==> flow/design.v <==
module Ram_Lab(
    input [width-1:0] wr_data,
    input [width-1:0] wr_add,rd_add,
    input rd_en,wr_en,rst,clk,
    output reg [width-1:0] rd_data
);
integer i;
parameter width = 16,
          depth = 4;
reg [width-1:0] MEM [0:2**depth-1];
always @(posedge clk or negedge rst) begin
    if(~rst)begin
      for (i =0 ;i<depth ;i=i+1 ) begin
        MEM[i]<=0;
      end
    end
    else if(rd_en)begin
        rd_data<=MEM[rd_add];
    end
    else if(wr_en)begin
        MEM[wr_add]<=wr_data;
    end
end
endmodule
* Tool chain data of Ram_Lab
Tool output for the design above, in the order of the flow.
Line numbers count from 1 in the design file above.
Operators carry their Yosys type and port widths (W data, S select, Z words).
Cell names lack the library's common part.
The mark -- stands for no value.
- Top module :: Ram_Lab
- Clock port :: clk
- Library :: sky130hd
- Corner :: tt_025C_1v80

* After elaboration
Yosys after proc, flatten, opt, wreduce and memory -nomap, before mapping. Print and check cells are not counted. Equal cells are merged and count once.
- Output and inout bits :: 16
- Bits of input ports :: 52
- Elaborated cells :: 68
- Register bits :: 272
- Mux-type cells :: 1
- Reductions and logical operators :: 19
- Equal/unequal tests :: 30
- Bitwise logic cells :: 1
** Operator list (number)
- $pmux W16 S16 :: 1
- $eq A4 B4 Y1 const B :: 16
- $reduce_and A4 Y1 :: 12
- $eq A4 B3 Y1 const B :: 8
- $eq A4 B2 Y1 const B :: 4
- $reduce_and A3 Y1 :: 4
- $eq A4 B1 Y1 const B :: 2
- $logic_not A4 Y1 :: 2
- $reduce_and A2 Y1 :: 1
- $not A1 Y1 :: 1

* Logic depth
Longest topological path by Yosys (ltp), each cell counted once; first at word level (registers and memories cut), then after technology mapping (sequential cells cut; the memories' decode and read muxes count).
- Depth after elaboration :: 2
- ABC_AREA :: 0
- Gate-level depth with buffers :: 8
- Depth with buffers taken out :: 5

* Synthesis result
Source: synth_stat.txt of the flow (Yosys; design flattened, memories mapped). It holds for the ABC_AREA given above (unset counts as 0); a run with the other value may have another netlist.
** Cell types
- edfxtp_1 :: number 208, area in all 6245.99 um^2
- dfrtp_1 :: number 64, area in all 1.6E+03 um^2
- mux2_2 :: number 65, area in all 731.952 um^2
- mux2i_1 :: number 32, area in all 320.307 um^2
- a22oi_1 :: number 28, area in all 210.202 um^2
- a22o_1 :: number 22, area in all 192.685 um^2
- nor2_1 :: number 42, area in all 157.651 um^2
- mux2_4 :: number 10, area in all 150.144 um^2
- a21oi_1 :: number 24, area in all 120.115 um^2
- a222oi_1 :: number 10, area in all 100.096 um^2
- o22a_1 :: number 11, area in all 96.342 um^2
- buf_2 :: number 19, area in all 95.091 um^2
- o21ai_0 :: number 18, area in all 90.086 um^2
- nand2b_1 :: number 13, area in all 81.328 um^2
- o211ai_1 :: number 10, area in all 75.072 um^2
- nand2_1 :: number 18, area in all 67.565 um^2
- clkbuf_1 :: number 16, area in all 60.058 um^2
- nand3_1 :: number 8, area in all 40.038 um^2
Not listed: further types 32, cells in them 65.
- Chip area (Yosys) :: 10925.5 um^2
- Cell count :: 683
- Mapped flip-flops :: 272
- Buffer cells :: 43
- Sequential area :: 7847.5 um^2

* Worst setup path after synthesis
OpenSTA on the mapped netlist: ideal clock, no wires. The path of least setup slack (recovery checks aside). Input and output delay are each 20% of the period. Register names are those of the netlist, which keeps one name where synthesis merged equal registers.
- Path type :: input-to-reg
- From :: input port rd_add[1]
- To :: register rd_data[1]
- Data required time :: 3.384 ns
- External input delay :: 0.728 ns
- Setup time :: 0.256 ns
- Stages on the path :: 6
- Launch time at the first pin :: 0.728 ns
- Slack :: 1.263 ns
- Buffers on the path :: 2
- Path delay :: 1.649 ns
- Arrival :: 2.121 ns
- Period :: 3.64 ns
- Period reached after synthesis :: 2.377 ns
"path delay" = arrival - input delay + setup time.
"stages on the path" counts driving pins, that of a launching flip-flop among them; a cell with two outputs on the path counts twice.
"period reached after synthesis" = period - worst setup slack (recovery checks aside). The figure is calculated, with input and output delays left at 20% of the set period.
The rows between start and end are the longest chain of elaborated cells between them; the timing report does not say that the signal goes this way. Where chains are equally long, one stands for them.
A line is the first line of the expression or statement that the cell stems from. Yosys adds cells for indexed reads and writes and turns some case tables into memories.
- Cells stage by stage :: buf_2 clkbuf_1 mux2_2 a222oi_1 o211ai_1 o22a_1
- Cells in the longest elaborated chain :: 2
- Elaborated cells on any way between the ends :: 17
- RTL lines with such cells :: 1
- Those cells by class :: eq/ne: 15; mux: 1; reduce/logical: 1
** Ends and longest elaborated chain, after synthesis
- start, declared :: line 3 : input [width-1:0] wr_add,rd_add,
- $eq A4 B4 Y1 :: line 18 : rd_data<=MEM[rd_add];
- $pmux W16 S16 :: line 18
- end, assigned :: line 18
- end, declared :: line 5 : output reg [width-1:0] rd_data

* Path in the finished layout
Path of least setup slack in the final report of stored run 1 (OpenROAD, finished layout, wires in). Where an end is a register, its clock arrival counts in the times.
- Path type :: input-to-reg
- From :: input port wr_en
- To :: register MEM[0][14]
- Data required time :: 2.17 ns
- Stages on the path :: 6
- Setup time :: 0.11 ns
- External input delay :: 0.35 ns
- Arrival :: 2.13 ns
- Period :: 1.76 ns
- Buffers on the path :: 2
- Slack :: 0.04 ns
- Launch time at the first pin :: 0.35 ns
The rows between start and end are the longest chain of elaborated cells between them; the timing report does not say that the signal goes this way. Where chains are equally long, one stands for them.
Where a signal picks the word or bit written, the line may be left out of the assigning lines.
- Cells stage by stage :: clkdlybuf4s50_1 nand2b_4 or3_4 or3_4 buf_12 mux2_4
- Cells in the longest elaborated chain :: 1
- Elaborated cells on any way between the ends :: 1
- RTL lines with such cells :: 0
- Those cells by class :: reduce/logical: 1
** Ends and longest elaborated chain, after layout
- start, declared :: line 4 : input rd_en,wr_en,rst,clk,
- $reduce_and A3 Y1
- end, assigned :: line 14 : MEM[i]<=0;
- end, declared :: line 10 : reg [width-1:0] MEM [0:2**depth-1];

Lab notebook: Ram_Lab

Measured results for Ram_Lab: 2 stored runs of the Yosys and OpenROAD flow on sky130hd. The settings differ; the order carries no meaning. The constraints put input and output delay at 20% of the set period each and load the outputs with 0.01 pF.
"clock period reached": clock period set for the run, less the worst setup slack. It is reckoned from that one timing run; input and output delays stay at 20% of the period that was set.
By "time of the worst setup path" is meant the share of the clock period that the worst setup path is allowed (20% is reserved at inputs, 20% at outputs), minus its slack. Clock arrival times at its registers enter into it.
"total power after layout": no workload was simulated; the value follows from the tool's default switching activity.

** Stored run 1
- Settings :: period_ns=1.76; CAP_MARGIN=20; CORE_MARGIN=2; CORE_UTILIZATION=40; SLEW_MARGIN=20
- Utilization in the final report :: 50.4%
- Std-cell area (final layout) :: 13543.0 um^2
- Total die area :: 28652.3 um^2
- Yosys chip area after synthesis :: 10925.5 um^2
- Total power after layout :: 14.614 mW
- Clock period reached :: 1.721 ns
- Time of the worst setup path :: 1.37 ns
- Class of the worst setup path :: input-to-reg
- Lowest setup slack :: 0.039 ns
- Total negative slack :: 0.000 ns

** Stored run 2
- Settings :: period_ns=1.44; CORE_UTILIZATION=19; SETUP_SLACK_MARGIN=0.03; PLACE_DENSITY_LB_ADDON=0.22; CORE_MARGIN=6; SLEW_MARGIN=30; MAX_ROUTING_LAYER=met5; CAP_MARGIN=20
- Utilization in the final report :: 25.5%
- Std-cell area (final layout) :: 14455.1 um^2
- Total die area :: 63400.7 um^2
- Yosys chip area after synthesis :: 10925.5 um^2
- Total power after layout :: 18.044 mW
- Clock period reached :: 1.641 ns
- Time of the worst setup path :: 1.64 ns
- Class of the worst setup path :: reg-to-reg
- Lowest setup slack :: -0.201 ns
- Total negative slack :: -1.403 ns
